==> flow/design.v <==
`timescale 1ns / 1ps
module Mux8x1(input [7:0] a,                  
                       input [7:0] b,                  
                       input [7:0] c,                  
                       input [7:0] d,     
                        input [7:0] e,                 
                       input [7:0] f,                  
                       input [7:0] g,                  
                       input [7:0] h,     							   
                       input [2:0] sel,                
                       output reg [7:0] out,
							  input clk);          
   always @ (posedge clk) begin
      case (sel)
         3'b000 : out = a;
         3'b001 : out = b;
         3'b010 : out = c;
         3'b011 : out= d;
			3'b100 : out = e;
         3'b101 : out = f;
         3'b110 : out = g;
         3'b111 : out= h;
      endcase
   end
endmodule
module SM(input clk1,enable,input [2:0]select,input[31:0]R1,R2,
output  [7:0] Out8,Out7,Out6,Out5,Out4,Out3,Out2,Out1
    );  	
Mux8x1 M1 (
    .a(R1[31:24]), 
    .b(R1[23:16]), 
    .c(R1[15:8]), 
    .d(R1[7:0]), 
    .e(R2[31:24]), 
    .f(R2[23:16]), 
    .g(R2[15:8]), 
    .h(R2[7:0]), 
    .sel(select), 
    .out(Out1), 
    .clk(clk1)
    );
	 Mux8x1 M2 (
    .a(R1[23:16]), 
    .b(R1[15:8]), 
    .c(R1[7:0]), 
    .d(R2[31:24]), 
    .e(R2[23:16]), 
    .f(R2[15:8]), 
    .g(R2[7:0]), 
    .h(R1[31:24]), 
    .sel(select), 
    .out(Out2), 
    .clk(clk1)
    );
	 Mux8x1 M3 (
    .a(R1[15:8]), 
    .b(R1[7:0]), 
    .c(R2[31:24]), 
    .d(R2[23:16]), 
    .e(R2[15:8]), 
    .f(R2[7:0]), 
    .g(R1[31:24]), 
    .h(R1[23:16]), 
    .sel(select), 
    .out(Out3), 
    .clk(clk1)
    );
	 Mux8x1 M4 (
    .a(R1[7:0]), 
    .b(R2[31:24]), 
    .c(R2[23:16]), 
    .d(R2[15:8]), 
    .e(R2[7:0]), 
    .f(R1[31:24]), 
    .g(R1[23:16]), 
    .h(R1[15:8]), 
    .sel(select), 
    .out(Out4), 
    .clk(clk1)
    );
	 Mux8x1 M5 (
    .a(R2[31:24]), 
    .b(R2[23:16]), 
    .c(R2[15:8]), 
    .d(R2[7:0]), 
    .e(R1[31:24]), 
    .f(R1[23:16]), 
    .g(R1[15:8]), 
    .h(R1[7:0]), 
    .sel(select), 
    .out(Out5), 
    .clk(clk1)
    );
	 Mux8x1 M6 (
    .a(R2[23:16]), 
    .b(R2[15:8]), 
    .c(R2[7:0]), 
    .d(R1[31:24]), 
    .e(R1[23:16]), 
    .f(R1[15:8]), 
    .g(R1[7:0]), 
    .h(R2[31:24]), 
    .sel(select), 
    .out(Out6), 
    .clk(clk1)
    );
	 Mux8x1 M7 (
    .a(R2[15:8]), 
    .b(R2[7:0]), 
    .c(R1[31:24]), 
    .d(R1[23:16]), 
    .e(R1[15:8]), 
    .f(R1[7:0]), 
    .g(R2[31:24]), 
    .h(R2[23:16]), 
    .sel(select), 
    .out(Out7), 
    .clk(clk1)
    );
	 Mux8x1 M8 (
    .a(R2[7:0]), 
    .b(R1[31:24]), 
    .c(R1[23:16]), 
    .d(R1[15:8]), 
    .e(R1[7:0]), 
    .f(R2[31:24]), 
    .g(R2[23:16]), 
    .h(R2[15:8]), 
    .sel(select), 
    .out(Out8), 
    .clk(clk1)
    );
endmodule
Step by step through the tools: SM
Tool output for the design above, in the order of the flow.
Lines are those of the file above, counted from 1.
Library cell names are shortened.
Not given: -

inputs
  design top = SM
  clock port = clk1
  cell library = sky130hd
  corner = tt_025C_1v80

Word level
Source: Yosys, flattened and elaborated, memories not mapped. Widths are those after wreduce; folded enables and synchronous resets count as part of the registers. Registers that Yosys merges into a memory's read port (data or address) are not register bits. Print and check cells do not count. Equal cells are merged and count once.

storage and ports
  word width x clocked read ports = 0
  bits of input ports = 69
  bits in latches = 0
  memories = 0
  ROM bits = 0
  output and inout port bits = 64
  memory bits (writable) = 0
  flip-flop bits (word level) = 64
  cells after elaboration = 24

cells by class
  reductions and logical operators = 1
  add/sub/neg operators = 0
  magnitude comparators = 0
  shift-type cells = 0
  bitwise operators = 0
  muxes and demuxes = 8
  equality and inequality tests = 7
  div/mod/pow operators = 0
  multipliers = 0

operator list
  operator                                                        count
  8-bit case mux with 8-bit select                                8
  3-bit equality test with constant B                             4
  3-bit by 2-bit equality test with 1-bit output with constant B  2
  3-bit by 1-bit equality test with 1-bit output with constant B  1
  3-bit zero test                                                 1

Longest topological paths
Yosys ltp: most cells in a row. Word level: on the elaborated netlist, between registers, memories and ports. Mapped: between sequential cells and ports; inverters and the memories' decode and read muxes count.

logic depth
  word-level depth = 2
  ABC_AREA = 0
  gate-level depth with buffers = 8
  depth with buffers taken out = 4

After synthesis
Yosys stat after the flow's synthesis: flattened, memories mapped to cells. It holds for the ABC_AREA given above (unset counts as 0); a run with the other value may have another netlist.
Totals and module areas in this step are rounded.

synthesis totals
  sequential area = 1,280 um^2
  mapped cells = 661
  mapped area = 5,300 um^2
  buffers = 76
  flip-flop cells = 64

cells by type
  cell type  count  area in all (um^2)
  dfxtp_1    64     1.28E+03
  mux2i_1    85     850.816
  o21ai_0    51     255.245
  a21oi_1    47     235.226
  o22a_1     24     210.202
  nor2_1     54     202.694
  a211oi_1   23     172.666
  buf_2      31     155.149
  nand2_1    40     150.144
  a221oi_1   15     131.376
  o22ai_1    21     131.376
  buf_6      11     123.869
  nand2b_1   19     118.864
  buf_4      12     90.086
  o32a_1     9      90.086
  nand3_1    16     80.077
  a31oi_1    11     68.816
  nor2b_1    11     68.816

Not listed: further types 33, cells in them 117.
By module: a second synthesis without flattening, with its own total; a netlist apart from the flattened one above.

second synthesis, totals
  cells (unflattened synthesis) = 664
  area total of the unflattened synthesis = 5,880 um^2

Each row is one instance without its submodules.

by module
  module  seq. area (um^2)  cells  area (um^2)  times used
  Mux8x1  160               83     734          8
  SM      0.0               0      0.0          1

Path before layout
OpenSTA on the mapped netlist: ideal clock, no wires. The path of least setup slack (recovery checks aside). Input and output delay are each 20% of the period. Register names are those of the netlist, which keeps one name where synthesis merged equal registers.

timing after synthesis
  path kind = in2reg
  start point = in select[2]
  end point = reg M4.out[6]
  time at the first pin = 0.432 ns
  external input delay = 0.432 ns
  path slack = 0.680 ns
  data arrival time = 1.359 ns
  required time = 2.038 ns
  buffers on the path = 3
  library setup time = 0.122 ns
  path delay = 1.049 ns
  clock period = 2.16 ns
  driving pins on the path = 6
  synthesis period reached = 1.48 ns

"path delay" = arrival - input delay + setup time.
"driving pins on the path" counts driving pins, that of a launching flip-flop among them; a cell with two outputs on the path counts twice.
"synthesis period reached" is the clock period less the worst setup slack; recovery checks do not enter. This is arithmetic on one report: input and output delays are still those of the set period (20% each).
Between the ends stands the longest chain of elaborated cells between them, by number of cells; it is not shown to be the way that was timed. Of several equally long chains one is given.
A line is the first line of the expression or statement that the cell stems from. Yosys adds cells for indexed reads and writes and turns some case tables into memories.
At most two assigning lines are given for a register; there are more.

on the way, after synthesis
  path through = buf_4 and3b_1 clkbuf_1 buf_2 a221oi_1 nor2_1
  length of the longest elaborated chain = 2
  elaborated cells between the ends (all ways) = 9
  source lines of those cells = 1
  those cells by class = 7 x eq/ne; 1 x mux; 1 x reduce/logical

RTL lines, path after synthesis
  element                           RTL line  RTL
  from (decl)                       26        module SM(input clk1,enable,input [2:0]select,input[31:0]R1,R2,
  3-bit equality test               14        case (sel)
  8-bit case mux with 8-bit select  14
  to (assign)                       15        3'b000 : out = a;
  to (assign)                       16        3'b001 : out = b;
  to (decl)                         11        output reg [7:0] out,

Timing after layout
From the final timing report of record 1: the path of least setup slack in the routed layout; clock arrival at registers is part of the times.

timing after layout
  path kind = reg2out
  start point = reg M6.out[6]
  end point = out Out6[6]
  time at the first pin = 0.35 ns
  buffers on the path = 1
  required time = 0.76 ns
  driving pins on the path = 2
  data arrival time = 0.81 ns
  clock period = 0.953 ns
  path slack = -0.05 ns
  external output delay = 0.19 ns

At most two assigning lines are given for a register; there are more.

on the way, after layout
  path through = dfxtp_2 buf_6
  length of the longest elaborated chain = 0
  elaborated cells between the ends (all ways) = 0
  source lines of those cells = 0

RTL lines, path after layout
  element        RTL line  RTL
  from (decl)    11        output reg [7:0] out,
  from (assign)  15        3'b000 : out = a;
  from (assign)  16        3'b001 : out = b;
  to (decl)      27        output  [7:0] Out8,Out7,Out6,Out5,Out4,Out3,Out2,Out1

Wiki page: SM / flow data

Top module SM; platform sky130hd; tools Yosys and OpenROAD; 2 stored runs in no particular order. Input and output delays are each 20% of the period that was set; the output load is 0.01 pF.
"achieved period" is the run's clock period less its worst setup slack. It is reckoned from that one timing run; input and output delays stay at 20% of the period that was set.
"critical setup path time" = time allowed to the worst setup path (clock period - input delay - output delay, where it has them) - its slack; a late launch clock adds to it, a late capture clock takes from it.
"power consumption": no workload was simulated; the value follows from the tool's default switching activity.
The results are shown rounded.
A setting shown as . is not set for that run.

name                                           record 1  record 2
period_ns                                      0.953     0.929
CORE_UTILIZATION                               35        40
PLACE_DENSITY_LB_ADDON                         0.18      .
CORE_ASPECT_RATIO                              1.25      .
CORE_MARGIN                                    6         2
CELL_PAD_IN_SITES_GLOBAL_PLACEMENT             0         .
TNS_END_PERCENT                                25        .
CTS_CLUSTER_SIZE                               33        .
CAP_MARGIN                                     20        20
SLEW_MARGIN                                    20        20
critical setup path time (ns)                  0.81      0.79
kind of the worst setup path                   reg2out   reg2out
utilization in the final report (%)            60.4      68.4
standard-cell area of the final layout (um^2)  8,810     8,950
die outline area (um^2)                        18,300    14,200
power consumption (µW)                         10,700    10,700
achieved period (ns)                           0.998     0.973
worst hold slack after layout (ns)             0.204     0.203
chip area after synthesis (Yosys) (um^2)       5,300     5,300
setup slack of the critical path (ns)          -0.045    -0.044
final setup TNS (ns)                           -0.604    -1.73
